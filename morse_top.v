==> flow/design.v <==
module half_second_counter_gen (
	input  	  refclk,
	input       rst_n,
	output reg half_second_cnt
);
	reg [24:0] cnt;
	always@ (posedge refclk or negedge rst_n) begin
		if(rst_n == 0) begin
			cnt <= 25'b0;
			half_second_cnt <= 0;
		end
		else begin
			if(cnt == 25000000 - 1) begin
				cnt <= 25'b0;
				half_second_cnt <= 1;
			end 
			else begin
				cnt <= cnt + 1;
				half_second_cnt <= 0;
			end
		end
	end
endmodule
module morse_code_letter_length(
	input 	  [2:0] 		SW,
	output reg [3:0] letter,
	output reg [2:0] length
);
	parameter A = 3'b000, B = 3'b001, C = 3'b010, D = 3'b011, E = 3'b100, F = 3'b101, G = 3'b110, H = 3'b111;
	always@ (*)
		case(SW)
			 A: begin
					letter = 4'b0010;  
					length = 3'b010;
			 end
			 B: begin
					letter = 4'b0001;
					length = 3'b100;
		    end
			 C: begin
					letter = 4'b0101;
					length = 3'b100;
			 end
			 D: begin
					letter = 4'b0001;
					length = 3'b011;
				 end
			 E: begin
					letter = 4'b0000;
					length = 3'b001;
				 end
			 F: begin
					letter = 4'b0100;
					length = 3'b100;
				 end
			 G: begin 	
					letter = 4'b0011;
					length = 3'b011;
				 end
			 H: begin
					letter = 4'b0000;
					length = 3'b100;
				 end
			 default: begin
							letter = 4'bxxxx;
							length = 3'bxxx;
						 end
		endcase
endmodule
module morse_top(
	input CLOCK_50,
	input 		     [1:0]		KEY,  
	output		     [7:0]		LED,  
	input 		     [3:0]		SW
);
	assign LED[7:5] = SW[2:0];
	wire [3:0] letter;
	wire [2:0] length;
	morse_code_letter_length u0 (
		.SW	 			(SW	  ),
		.letter			(letter ),
		.length			(length )
	);
	wire half_second_cnt;
	half_second_counter_gen u1 (
		.refclk 			  (CLOCK_50 	   ),
		.half_second_cnt (half_second_cnt),
		.rst_n  	        (KEY[1]         ),
	);
	wire [3:0] dash_or_dot;
	reg shift_register_en;
	shift_register u2(
		.CLOCK_50		(CLOCK_50	 ),
		.letter  		(letter  	 ),
		.load    		(~KEY[0] 	 ),
		.enable  		(shift_register_en),
		.dash_or_dot (dash_or_dot	 )
	);
	parameter START = 2'b00, DOT = 2'b01, DASH = 2'b10, DONE = 2'b11;
	reg [1:0] curr, next;
	reg [2:0] remaining;    
	reg [2:0] dotdash_timer;
	reg LED_on;
	always @(*) begin
		case(curr)
			START: next = (dash_or_dot[0] ? DASH : DOT);
			DOT:   next = (remaining == 0) ? DONE :
                       (dash_or_dot[0] ? DASH : DOT);
			DASH:  next = (remaining == 0) ? DONE :
                       (dash_or_dot[0] ? DASH : DOT);
			DONE:  next = DONE;
			default: next = START;
      endcase
	end
	always @(posedge CLOCK_50 or negedge KEY[1]) begin
		if(KEY[1] == 0) begin
			curr <= DONE;
         remaining <= 0;
         dotdash_timer <= 0;
         LED_on <= 0;
      end else begin
         curr <= next;
         if(~KEY[0]) begin
				curr <= START;
            remaining <= length;    
         end
         if((curr == DOT || curr == DASH) && half_second_cnt) begin
            dotdash_timer <= dotdash_timer + 1;
            LED_on <= 1;
            if((curr == DOT  && dotdash_timer == 1) || (curr == DASH && dotdash_timer == 3)) begin
				   shift_register_en <= 1;
               dotdash_timer <= 0;
               LED_on <= 0;
               remaining <= remaining - 1;
            end 
				else begin
					shift_register_en <= 0;
			   end
         end
			else begin
				shift_register_en <= 0;
			end
      end
	end
	assign LED[0] = LED_on;
   assign LED[3:2] = curr;  
endmodule
module shift_register(
	input 			CLOCK_50,
	input 				 load,
	input   		 	  enable,
	input      [3:0] letter,
	output reg [3:0] dash_or_dot
);
	always@ (posedge CLOCK_50) begin
		if(load == 1)
			dash_or_dot <= letter;
		else if(enable == 1) begin
			dash_or_dot[3] <= 1'b0;
			dash_or_dot[2] <= dash_or_dot[3];
			dash_or_dot[1] <= dash_or_dot[2];
			dash_or_dot[0] <= dash_or_dot[1];  
		end
	end
endmodule
### Step by step through the tools: morse_top

What the tools print for morse_top, step after step.
Lines are those of the file above, counted from 1.
The mark - stands for no value.

| set-up | value |
|---|---|
| design top | morse_top |
| clock input | CLOCK_50 |
| library | sky130hd |
| library corner | tt_025C_1v80 |

### Word-level counts

Yosys after proc, flatten, opt, wreduce and memory -nomap, before mapping. Memory bits, and registers merged into a memory's read port (data or address), are not among the register bits. Print and check cells are not counted. Equal cells are merged and count once.
Memory sizes are those after Yosys's memory passes, which may raise the word count (mostly to a power of two), join words into wider ones and drop unused or constant bits.

| bit counts | value |
|---|---|
| flip-flop bits (word level) | 40 |
| bits in read-only memories | 48 |
| memory cells | 1 |
| bits of input ports | 7 |
| output and inout port bits | 8 |

Memory list:

| memory | words | width | rd ports | write ports | RTL line | text |
|---|---|---|---|---|---|---|
| (no name shown) | 8 | 6 | 1 | 0 | 31 | `case(SW)` |

| operators by class | value |
|---|---|
| add/subtract/negate cells | 3 |
| equal/unequal tests | 7 |
| muxes and demuxes | 20 |
| reduce/logical cells | 8 |

Operators by type and width:

| kind | number |
|---|---|
| adder 25 x 1 -> 25 bit (second input constant) | 1 |
| equality test 25 bit (second input constant) | 1 |
| two-way mux 25 bit | 1 |
| two-way mux 3 bit | 4 |
| two-way mux 1 bit | 11 |
| case mux 2 bit (select 3 bit) | 1 |
| two-way mux 2 bit | 3 |
| equality test 2 bit (second input constant) | 2 |
| logical AND 1 bit | 3 |
| adder 3 x 1 -> 3 bit (second input constant) | 1 |
| subtractor 3 x 1 -> 3 bit (second input constant) | 1 |
| equality test 3 x 1 -> 1 bit (second input constant) | 1 |
| equality test 3 x 2 -> 1 bit (second input constant) | 1 |
| logical NOT 3 bit | 1 |
| logical OR 1 bit | 2 |
| equality test 2 x 1 -> 1 bit (second input constant) | 1 |
| inequality test 2 x 1 -> 1 bit (second input constant) | 1 |
| logical NOT 2 bit | 1 |
| OR reduction 2 bit | 1 |

### Longest topological paths

Depth = most cells in a row (Yosys ltp): at word level without a register or memory, in the mapped netlist without a sequential cell, where the memories' decode and read muxes count.

| depth | value |
|---|---|
| depth after elaboration | 5 |
| ABC_AREA | 0 |
| mapped depth | 6 |

### Mapped cells and area

Source: synth_stat.txt of the flow (Yosys; design flattened, memories mapped). It holds for the ABC_AREA given above (unset counts as 0); a run with the other value may have another netlist.
Totals and module areas in this step are rounded.

Cells by type:

| cell | number | total area (um^2) |
|---|---|---|
| sky130_fd_sc_hd__dfrtp_1 | 33 | 825.792 |
| sky130_fd_sc_hd__ha_1 | 14 | 175.168 |
| sky130_fd_sc_hd__edfxtp_1 | 4 | 120.115 |
| sky130_fd_sc_hd__nand2_1 | 22 | 82.579 |
| sky130_fd_sc_hd__o21ai_0 | 14 | 70.067 |
| sky130_fd_sc_hd__xor2_1 | 8 | 70.067 |
| sky130_fd_sc_hd__a21oi_1 | 13 | 65.062 |
| sky130_fd_sc_hd__dfstp_2 | 2 | 52.55 |
| sky130_fd_sc_hd__inv_1 | 14 | 52.55 |
| sky130_fd_sc_hd__xnor2_1 | 6 | 52.55 |
| sky130_fd_sc_hd__mux2i_1 | 5 | 50.048 |
| sky130_fd_sc_hd__buf_4 | 6 | 45.043 |
| sky130_fd_sc_hd__nor2_1 | 12 | 45.043 |
| sky130_fd_sc_hd__or3_1 | 6 | 37.536 |
| sky130_fd_sc_hd__nand3_1 | 7 | 35.034 |
| sky130_fd_sc_hd__or4_1 | 4 | 30.029 |
| sky130_fd_sc_hd__o31ai_1 | 3 | 22.522 |
| sky130_fd_sc_hd__nand4_4 | 1 | 21.27 |

Not listed: further types 20, cells in them 33.

| synthesis totals | value |
|---|---|
| standard cells after synthesis | 207 |
| synthesis area | 2080 um^2 |
| flip-flops | 39 |
| buffer cells | 10 |

The figures by module come from a second, unflattened synthesis with its own total; it is not the netlist above.

| unflattened totals | value |
|---|---|
| cells (unflattened synthesis) | 218 |
| area total of the unflattened synthesis | 2310 um^2 |

Rows give one instance, submodules left out.

By module:

| module | instances | cells | area (um^2) |
|---|---|---|---|
| half_second_counter_gen | 1 | 130 | 1340 |
| morse_top | 1 | 60 | 647 |
| shift_register | 1 | 9 | 168 |
| morse_code_letter_length | 1 | 19 | 155 |

### Path before layout

Source: OpenSTA report_checks on the synthesized netlist (no wires, ideal clock, input and output delay 20% of the period each), path of least setup slack; recovery checks are left aside. Register names are those of the netlist, which keeps one name where synthesis merged equal registers.

| timing post-synthesis | value |
|---|---|
| path type | reg-to-reg |
| start point | reg u1.cnt[15] |
| end point | reg u1.cnt[11] |
| period | 2500 ps |
| setup time | 121 ps |
| time at the first pin | 0 ps |
| data arrival time | 1700 ps |
| required time | 2379 ps |
| setup slack | 679 ps |
| path delay | 1821 ps |
| stages on the path | 7 |
| path buffers | 2 |
| synthesis period reached | 1821 ps |

"path delay" = arrival - input delay + setup time.
"stages on the path": output pins that drive a net of the path, with the launching flip-flop's if there is one; two outputs of one cell count as two.
"synthesis period reached" is the clock period less the worst setup slack; recovery checks do not enter. This is arithmetic on one report: input and output delays are still those of the set period (20% each).
Between the ends stands the longest chain of elaborated cells between them, by number of cells; it is not shown to be the way that was timed. Of several equally long chains one is given.
A line is the first line of the expression or statement that the cell stems from. Yosys adds cells for indexed reads and writes and turns some case tables into memories.
At most two assigning lines are given for a register; there are more.

| between the ends, post-synthesis | value |
|---|---|
| cell sequence | sky130_fd_sc_hd__dfrtp_1 > sky130_fd_sc_hd__clkbuf_1 > sky130_fd_sc_hd__nor4b_1 > sky130_fd_sc_hd__nand4b_1 > sky130_fd_sc_hd__nor4_2 > sky130_fd_sc_hd__buf_2 > sky130_fd_sc_hd__nor2_1 |
| cells in the longest elaborated chain | 2 |
| elaborated cells on any way between the ends | 2 |
| those cells by class | eq/ne (1); mux (1) |

Ends and longest elaborated chain, post-synthesis:

| what | RTL line | text |
|---|---|---|
| from (decl) | 6 | `reg [24:0] cnt;` |
| from (assign) | 9 | `cnt <= 25'b0;` |
| from (assign) | 18 | `cnt <= cnt + 1;` |
| equality test 25 bit | 13 | `if(cnt == 25000000 - 1) begin` |
| two-way mux 25 bit | 13 |  |
| to (assign) | 14 | `cnt <= 25'b0;` |
| to (assign) | 18 |  |
| to (decl) | 6 |  |

### Timing after layout

Path of least setup slack in the final report of run 1 (OpenROAD, finished layout, wires in). Where an end is a register, its clock arrival counts in the times.
The path's times are printed in steps of 10 ps; the period is the one set.

| timing post-layout | value |
|---|---|
| path type | reg-to-reg |
| start point | reg u1.cnt[8] |
| end point | reg u1.cnt[24] |
| period | 1990 ps |
| setup time | 70 ps |
| time at the first pin | 280 ps |
| data arrival time | 2100 ps |
| required time | 2200 ps |
| setup slack | 100 ps |
| stages on the path | 5 |
| path buffers | 0 |

Between the ends stands the longest chain of elaborated cells between them, by number of cells; it is not shown to be the way that was timed. Of several equally long chains one is given.
At most two assigning lines are given for a register; there are more.

| between the ends, post-layout | value |
|---|---|
| cell sequence | sky130_fd_sc_hd__dfrtp_1 > sky130_fd_sc_hd__nand3_1 > sky130_fd_sc_hd__or4_4 > sky130_fd_sc_hd__or4_1 > sky130_fd_sc_hd__a21oi_1 |
| cells in the longest elaborated chain | 2 |
| elaborated cells on any way between the ends | 3 |
| those cells by class | add/sub (1); eq/ne (1); mux (1) |

Ends and longest elaborated chain, post-layout:

| what | RTL line | text |
|---|---|---|
| from (decl) | 6 | `reg [24:0] cnt;` |
| from (assign) | 9 | `cnt <= 25'b0;` |
| from (assign) | 18 | `cnt <= cnt + 1;` |
| adder 25 x 1 -> 25 bit | 18 |  |
| two-way mux 25 bit | 13 | `if(cnt == 25000000 - 1) begin` |
| to (assign) | 14 | `cnt <= 25'b0;` |
| to (assign) | 18 |  |
| to (decl) | 6 |  |

# Flow runs of morse_top

Measured data: module morse_top, platform sky130hd, 2 stored runs of the flow under differing settings, order arbitrary. Input and output delays are each 20% of the period that was set; the output load is 0.01 pF.
"period achieved" is the run's clock period less its worst setup slack. It is reckoned from that one timing run; input and output delays stay at 20% of the period that was set.
"critical setup path time": the worst setup path's part of the clock period (all of it between registers, 20% less for each end at a port) less its slack. A launch clock that arrives late makes it longer, a capture clock that arrives late makes it shorter.
By "total power after layout" is meant OpenSTA's value without simulated activity: inputs other than the clock are taken to toggle once in ten clock periods, and the tool carries that through the logic.
"critical setup path time" is known to 10 ps.
Results are given in rounded form.

## Run 1

==> flow/run.sh <==
#!/bin/bash
# the make line also repeats the synthesis and layout settings of config.mk as NAME=value (left out here)
make -C /OpenROAD-flow-scripts/flow DESIGN_CONFIG=/design/flow/config.mk WORK_HOME=/design/flow/orfs CLKGATE_MAP_FILE= finish
==> flow/config.mk <==
export PLATFORM = sky130hd
export DESIGN_NAME = morse_top
export DESIGN_NICKNAME = morse_top
export VERILOG_FILES = /design/flow/design.v
export SDC_FILE = /design/flow/constraint.sdc
export NUM_CORES = 4
export LEC_CHECK = 0
export CAP_MARGIN = 20
export CORE_MARGIN = 2
export CORE_UTILIZATION = 27
export SLEW_MARGIN = 20
==> flow/constraint.sdc <==
create_clock -name core_clock -period 1.99 [get_ports {CLOCK_50}]
set_input_delay 0.3980 -clock core_clock [delete_from_list [all_inputs] [get_ports {CLOCK_50}]]
set_output_delay 0.3980 -clock core_clock [all_outputs]
set_load 0.01 [all_outputs]

| result of run 1 | value |
|---|---|
| standard-cell area of the final layout | 2430 um^2 |
| area of the synthesized netlist | 2080 um^2 |
| critical setup path time | 1890 ps |
| worst path kind | reg-to-reg |
| worst hold slack after layout | 458 ps |
| period achieved | 1890 ps |
| full die area | 8420 um^2 |
| worst slack on setup checks | 100 ps |
| total power after layout | 1.53 mW |
| total negative slack on setup checks | 0 ps |
| utilization after layout | 33.0 % |

## Run 2

==> flow/run.sh <==
#!/bin/bash
# the make line also repeats the synthesis and layout settings of config.mk as NAME=value (left out here)
make -C /OpenROAD-flow-scripts/flow DESIGN_CONFIG=/design/flow/config.mk WORK_HOME=/design/flow/orfs CLKGATE_MAP_FILE= finish
==> flow/config.mk <==
export PLATFORM = sky130hd
export DESIGN_NAME = morse_top
export DESIGN_NICKNAME = morse_top
export VERILOG_FILES = /design/flow/design.v
export SDC_FILE = /design/flow/constraint.sdc
export NUM_CORES = 4
export LEC_CHECK = 0
export CAP_MARGIN = 20
export CELL_PAD_IN_SITES_DETAIL_PLACEMENT = 0
export CELL_PAD_IN_SITES_GLOBAL_PLACEMENT = 0
export CORE_MARGIN = 5
export CORE_UTILIZATION = 42
export MAX_ROUTING_LAYER = met4
export MIN_ROUTING_LAYER = met2
export PLACE_DENSITY = 0.78
export SLEW_MARGIN = 20
export TNS_END_PERCENT = 45
==> flow/constraint.sdc <==
create_clock -name core_clock -period 2.05 [get_ports {CLOCK_50}]
set_input_delay 0.4100 -clock core_clock [delete_from_list [all_inputs] [get_ports {CLOCK_50}]]
set_output_delay 0.4100 -clock core_clock [all_outputs]
set_load 0.01 [all_outputs]

| result of run 2 | value |
|---|---|
| standard-cell area of the final layout | 2350 um^2 |
| area of the synthesized netlist | 2080 um^2 |
| critical setup path time | 1950 ps |
| worst path kind | reg-to-reg |
| worst hold slack after layout | 468 ps |
| period achieved | 1952 ps |
| full die area | 6460 um^2 |
| worst slack on setup checks | 98 ps |
| total power after layout | 1.49 mW |
| total negative slack on setup checks | 0 ps |
| utilization after layout | 49.5 % |
